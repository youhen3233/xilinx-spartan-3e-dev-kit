==> flow/design.v <==
`timescale 1ns / 1ps
module enhance_3( clk, rst,sun,seven   );
	input clk;	
	input rst;
	output reg [3:0]sun;
	output  [7:0]seven;		
	reg [28:0] cn, cn2;
	reg [3:0]a,b,c;
	reg [4:0]opr;
	reg w_a,w_b,w_c;
	decoderrrrr a1(opr, seven);
	always @(posedge clk )begin     
		if (cn < 4000000)    
			begin 
				cn <= cn +1;
			end 
		else if (cn > 3999999) 
			begin
				cn <= 0;
				if(rst == 0)begin
						if(a < 9) begin
							a <= a + 1;
							w_a <= 1;
						end
						else begin						
							a <= 0 ;	
							if(b < 9)  begin
								b <= b + 1;
								w_b <= 1;
							end
							else  begin   
								b <= 0 ;
								if(c < 9) begin
									c <= c + 1;
									w_c <= 1;
								end
								else begin   
									c <= 0;
									w_a <= 0;
									w_b <= 0;
									w_c <= 0;
								end 
							end
						end 
				end 
				else	begin
					a <= 0;
					b <= 0;
					c <= 0;
					w_a <= 0;
					w_b <= 0;
					w_c <= 0;
				end
			end 
	end 
	always @(posedge clk )begin 		 
		if (cn2 < 200000)
			begin 
				cn2 <= cn2 +1;
				if(w_a == 1)begin
					sun <= 4'b 1110;
					opr <= a; 
				end
				else
					sun <= 4'b 1111;
			end 
		else if 	(cn2> 199999 & cn2< 400000)
			begin
				cn2 <= cn2 +1;
				if(w_b == 1)begin
				sun <= 4'b 1101;
				opr <= b; 
				end
				else 
					sun <= 4'b 1111;
			end 
		else if (cn2 > 399999 & cn2 <600000) 
			begin
				cn2 <= cn2+1;
				if(w_c == 1)begin
				sun <= 4'b 1011;
				opr <= c; 
				end
				else 
					sun <= 4'b 1111;
			end 
		else if (cn2 > 599999)		cn2 <= 0;
	end 
endmodule
module decoderrrrr(data, out);
	input [3:0]data ;
	output [7:0]out ;
	reg out;
	always@(data)
		case (data )
			4'h0 : out = {1'b1,7'b1000000};
			4'h1 : out = {1'b1,7'b1111001};
			4'h2 : out = {1'b1,7'b0100100};
			4'h3 : out = {1'b1,7'b0110000};
			4'h4 : out = {1'b1,7'b0011001};
			4'h5 : out = {1'b1,7'b0010010};
			4'h6 : out = {1'b1,7'b0000010};
			4'h7 : out = {1'b1,7'b1111000};
			4'h8 : out = {1'b1,7'b0000000};
			4'h9 : out = {1'b1,7'b0011000};
			4'hA : out = {1'b1,7'b0001000};
			4'hB : out = {1'b1,7'b0000011};
			4'hC : out = {1'b1,7'b1000110};
			4'hD : out = {1'b1,7'b0100001};
			4'hE : out = {1'b1,7'b0000110};
			4'hF : out = {1'b1,7'b0001110};
		endcase
endmodule
Step by step through the tools: enhance_3
What the tools print for enhance_3, step after step.
Line numbers count from 1 in the design file above.
Cell names lack the library's common part.
{ "setup": {"top_module": "enhance_3", "clock": "clk", "cell_library": "sky130hd", "lib_corner": "tt_025C_1v80"} }

Word level
Yosys after proc, flatten, opt, wreduce and memory -nomap, before mapping. Print and check cells are not counted. Equal cells are merged and count once.
Yosys's memory passes give these memory sizes; they may raise the number of words (mostly to a power of two), join words into wider ones and drop unused or constant bits.
{ "bits": {"output_inout_bits": 12, "rom_bits": 112, "n_memories": 1, "clocked_rd_ports_x_width": 7, "register_bits": 81, "inputBits": 2, "wordCells": 81} }
{ "memory_table": {"columns": ["name", "size", "width", "read_ports", "write_ports", "line_no", "source"], "rows": [
  ["(no name shown)", 16, 7, 1, 0, 95, "case (data )"]
]} }
{ "op_classes": {"reduce_logical": 11, "n_mux": 32, "compare": 11, "n_logic": 4, "equal": 7, "add_sub_neg": 5} }
{ "ops": {"columns": ["operator", "count"], "rows": [
  ["29-bit 2-to-1 mux", 6],
  ["4-bit 2-to-1 mux", 15],
  ["29-bit by 1-bit adder with 29-bit output with constant B", 2],
  ["29-bit by 18-bit > comparator with 1-bit output with constant B", 1],
  ["29-bit by 18-bit less-than comparator with 1-bit output with constant B", 1],
  ["29-bit by 19-bit > comparator with 1-bit output with constant B", 1],
  ["29-bit by 19-bit less-than comparator with 1-bit output with constant B", 1],
  ["29-bit by 20-bit > comparator with 1-bit output with constant B", 1],
  ["29-bit by 20-bit less-than comparator with 1-bit output with constant B", 1],
  ["29-bit by 22-bit > comparator with 1-bit output with constant B", 1],
  ["29-bit by 22-bit less-than comparator with 1-bit output with constant B", 1],
  ["4-bit AND reduction", 4],
  ["3-bit != test with constant B", 4],
  ["4-bit by 1-bit adder with 4-bit output with constant B", 3],
  ["4-bit less-than comparator with constant B", 3],
  ["1-bit 2-to-1 mux", 9],
  ["2-bit != test with constant B", 3],
  ["3-bit nonzero test", 2],
  ["4-bit nonzero test", 1],
  ["3-bit AND reduction", 1],
  ["3-bit 2-to-1 mux", 1],
  ["1-bit AND", 2],
  ["1-bit NOT", 2],
  ["2-bit AND reduction", 1],
  ["2-bit nonzero test", 1],
  ["2-bit OR reduction", 1],
  ["2-bit 2-to-1 mux", 1]
]} }

Longest topological paths
Yosys ltp: most cells in a row. Word level: on the elaborated netlist, between registers, memories and ports. Mapped: between sequential cells and ports; inverters and the memories' decode and read muxes count.
{ "depth": {"ltp_word": 6, "abc_area": 0, "mapped_depth": 13, "mapped_depth_nobuf": 11} }

After synthesis
Yosys stat after the flow's synthesis: flattened, memories mapped to cells. It holds for the ABC_AREA given above (unset counts as 0); a run with the other value may have another netlist.
{ "mapped": {"yosys_area_um2": 4503.1, "buf_cells": 11, "cell_count": 396, "ff_cells": 87, "seqArea_um2": 2542.4} }
{ "by_type": {"columns": ["type", "count", "type_area_um2"], "rows": [
  ["edfxtp_1", 80, 2.4E+03],
  ["nor2_1", 60, 225.216],
  ["xnor2_1", 19, 166.41],
  ["ha_1", 13, 162.656],
  ["xor2_1", 18, 157.651],
  ["dfxtp_1", 7, 140.134],
  ["inv_1", 27, 101.347],
  ["nand2_1", 25, 93.84],
  ["nand3_1", 18, 90.086],
  ["mux2i_1", 7, 70.067],
  ["a21oi_1", 12, 60.058],
  ["and3_1", 9, 56.304],
  ["mux4_2", 2, 45.043],
  ["nor3_1", 9, 45.043],
  ["nor4_4", 2, 42.541],
  ["o21ai_0", 8, 40.038],
  ["and2_1", 5, 31.28],
  ["or3_1", 5, 31.28]
]} }
Other cell types: 37; their cells: 70.
By module: a second synthesis without flattening, with its own total; a netlist apart from the flattened one above.
{ "hier_totals": {"hier_cells": 371, "area_unflattened_um2": 4214.0} }
Each row is one instance without its submodules.
{ "by_module": {"columns": ["mod", "seq_area_um2", "cells", "mod_area_um2", "n_inst"], "rows": [
  ["enhance_3", 2402.3, 334, 3935.0, 1],
  ["decoderrrrr", 0.0, 37, 279.0, 1]
]} }

Path before layout
Path of least setup slack by OpenSTA after synthesis, without wires, with an ideal clock, recovery checks aside; 20% of the period is set as input and as output delay. Where synthesis merged equal registers, the netlist keeps one of their names.
{ "synth_timing": {"path_type": "reg-to-reg", "startpoint": "register cn2[22]", "endpoint": "register (no name shown)", "t_arrival_ns": 3.535, "t_first_pin_ns": 0.000, "path_slack_ns": 1.286, "t_required_ns": 4.821, "tclk_ns": 4.89, "setup_ns": 0.069, "n_path_buf": 0, "stages": 12, "path_delay_ns": 3.604, "period_less_setup_slack_ns": 3.604} }
"path_delay_ns" = arrival - input delay + setup time.
"stages": output pins that drive a net of the path, with the launching flip-flop's if there is one; two outputs of one cell count as two.
"period_less_setup_slack_ns" is the clock period less the worst setup slack; recovery checks do not enter. This is arithmetic on one report: input and output delays are still those of the set period (20% each).
Between the ends stands the longest chain of elaborated cells between them, by number of cells; it is not shown to be the way that was timed. Of several equally long chains one is given.
A line is the first line of the expression or statement that the cell stems from. Yosys adds cells for indexed reads and writes and turns some case tables into memories.
At most two assigning lines are given for a register; there are more.
{ "synth_between": {"cell_sequence": "edfxtp_1 -> nor4_4 -> nand4b_2 -> or4_1 -> o31a_1 -> a221oi_4 -> mux2i_1 -> ha_1 -> inv_1 -> mux4_2 -> a2bb2oi_1 -> o21ai_1", "elab_chain_cells": 6, "cells_between": 16, "cone_lines": 3, "classes_between": "5 x compare; 2 x eq/ne; 4 x mux; 2 x logic; 3 x reduce/logical"} }
{ "synth_rtl": {"columns": ["element", "line_no", "source"], "rows": [
  ["start: declaration", 7, "reg [28:0] cn, cn2;"],
  ["start: assignment", 59, "cn2 <= cn2 +1;"],
  ["start: assignment", 69, "cn2 <= cn2 +1;"],
  ["29-bit by 19-bit > comparator with 1-bit output", 77, "else if (cn2 > 399999 & cn2 <600000)"],
  ["1-bit AND", 77, null],
  ["4-bit 2-to-1 mux", 77, null],
  ["4-bit 2-to-1 mux", 67, "else if (cn2> 199999 & cn2< 400000)"],
  ["4-bit 2-to-1 mux", 57, "if (cn2 < 200000)"],
  ["4-bit 2-to-1 mux", null, null]
]} }

Timing after layout
Path of least setup slack in the final report of run B (OpenROAD, finished layout, wires in). Where an end is a register, its clock arrival counts in the times.
{ "layout_timing": {"path_type": "reg-to-reg", "startpoint": "register cn2[8]", "endpoint": "register (no name shown)", "tclk_ns": 2.84, "t_first_pin_ns": 0.36, "n_path_buf": 2, "t_arrival_ns": 3.92, "t_required_ns": 3.16, "stages": 13, "path_slack_ns": -0.76, "setup_ns": 0.06} }
Between the ends stands the longest chain of elaborated cells between them, by number of cells; it is not shown to be the way that was timed. Of several equally long chains one is given.
At most two assigning lines are given for a register; there are more.
{ "layout_between": {"cell_sequence": "edfxtp_1 -> o21ai_1 -> a211oi_1 -> nor4_4 -> buf_6 -> buf_6 -> a221oi_4 -> mux2i_2 -> ha_4 -> inv_4 -> mux4_2 -> a2bb2oi_2 -> o21ai_1", "elab_chain_cells": 6, "cells_between": 16, "cone_lines": 3, "classes_between": "5 x compare; 2 x eq/ne; 4 x mux; 2 x logic; 3 x reduce/logical"} }
{ "layout_rtl": {"columns": ["element", "line_no", "source"], "rows": [
  ["start: declaration", 7, "reg [28:0] cn, cn2;"],
  ["start: assignment", 59, "cn2 <= cn2 +1;"],
  ["start: assignment", 69, "cn2 <= cn2 +1;"],
  ["29-bit by 19-bit > comparator with 1-bit output", 77, "else if (cn2 > 399999 & cn2 <600000)"],
  ["1-bit AND", 77, null],
  ["4-bit 2-to-1 mux", 77, null],
  ["4-bit 2-to-1 mux", 67, "else if (cn2> 199999 & cn2< 400000)"],
  ["4-bit 2-to-1 mux", 57, "if (cn2 < 200000)"],
  ["4-bit 2-to-1 mux", null, null]
]} }

FLOW RESULTS
============

Below are 2 stored runs of the flow (Yosys, OpenROAD; platform sky130hd) on enhance_3, each with its settings and what was measured, unordered. Constraints: input delay and output delay 20% of the set period each, output load 0.01 pF.
"achieved_clock_period_ns" = clock period - worst setup slack. The figure is calculated, with input and output delays left at 20% of the set period.
By "worst_setup_path_time_ns" is meant the share of the clock period that the worst setup path is allowed (20% is reserved at inputs, 20% at outputs), minus its slack. Clock arrival times at its registers enter into it.
"fin_power_w" is the tool's figure for a default switching activity; nothing was simulated.
[
  {
    "run": "run A",
    "settings": { "period_ns": 2.45, "CORE_UTILIZATION": 66, "PLACE_DENSITY_LB_ADDON": 0.16, "CELL_PAD_IN_SITES_GLOBAL_PLACEMENT": 2, "GPL_ROUTABILITY_DRIVEN": 1, "CTS_CLUSTER_DIAMETER": 25, "SLEW_MARGIN": 15, "MIN_ROUTING_LAYER": "met1", "CAP_MARGIN": 20, "CORE_MARGIN": 2 },
    "outcome": "unfinished; error FLW-0024 in placement"
  },
  {
    "run": "run B",
    "settings": { "period_ns": 2.84, "CORE_UTILIZATION": 63, "SETUP_SLACK_MARGIN": 0.82, "PLACE_DENSITY": 0.48, "CELL_PAD_IN_SITES_GLOBAL_PLACEMENT": 1, "CTS_CLUSTER_SIZE": 50, "CTS_CLUSTER_DIAMETER": 190, "CAP_MARGIN": 0, "CORE_MARGIN": 2, "SLEW_MARGIN": 20 },
    "results": { "synth_area_um2": 4503.1, "die_area_um2": 7840.2, "post_route_stdcell_area_um2": 6257.2, "worst_setup_slack_ns": -0.761, "fin_tns_ns": -4.119, "fin_power_w": 0.002645, "achieved_clock_period_ns": 3.601, "worst_setup_path_time_ns": 3.60, "critical_path_type": "reg-to-reg" }
  }
]
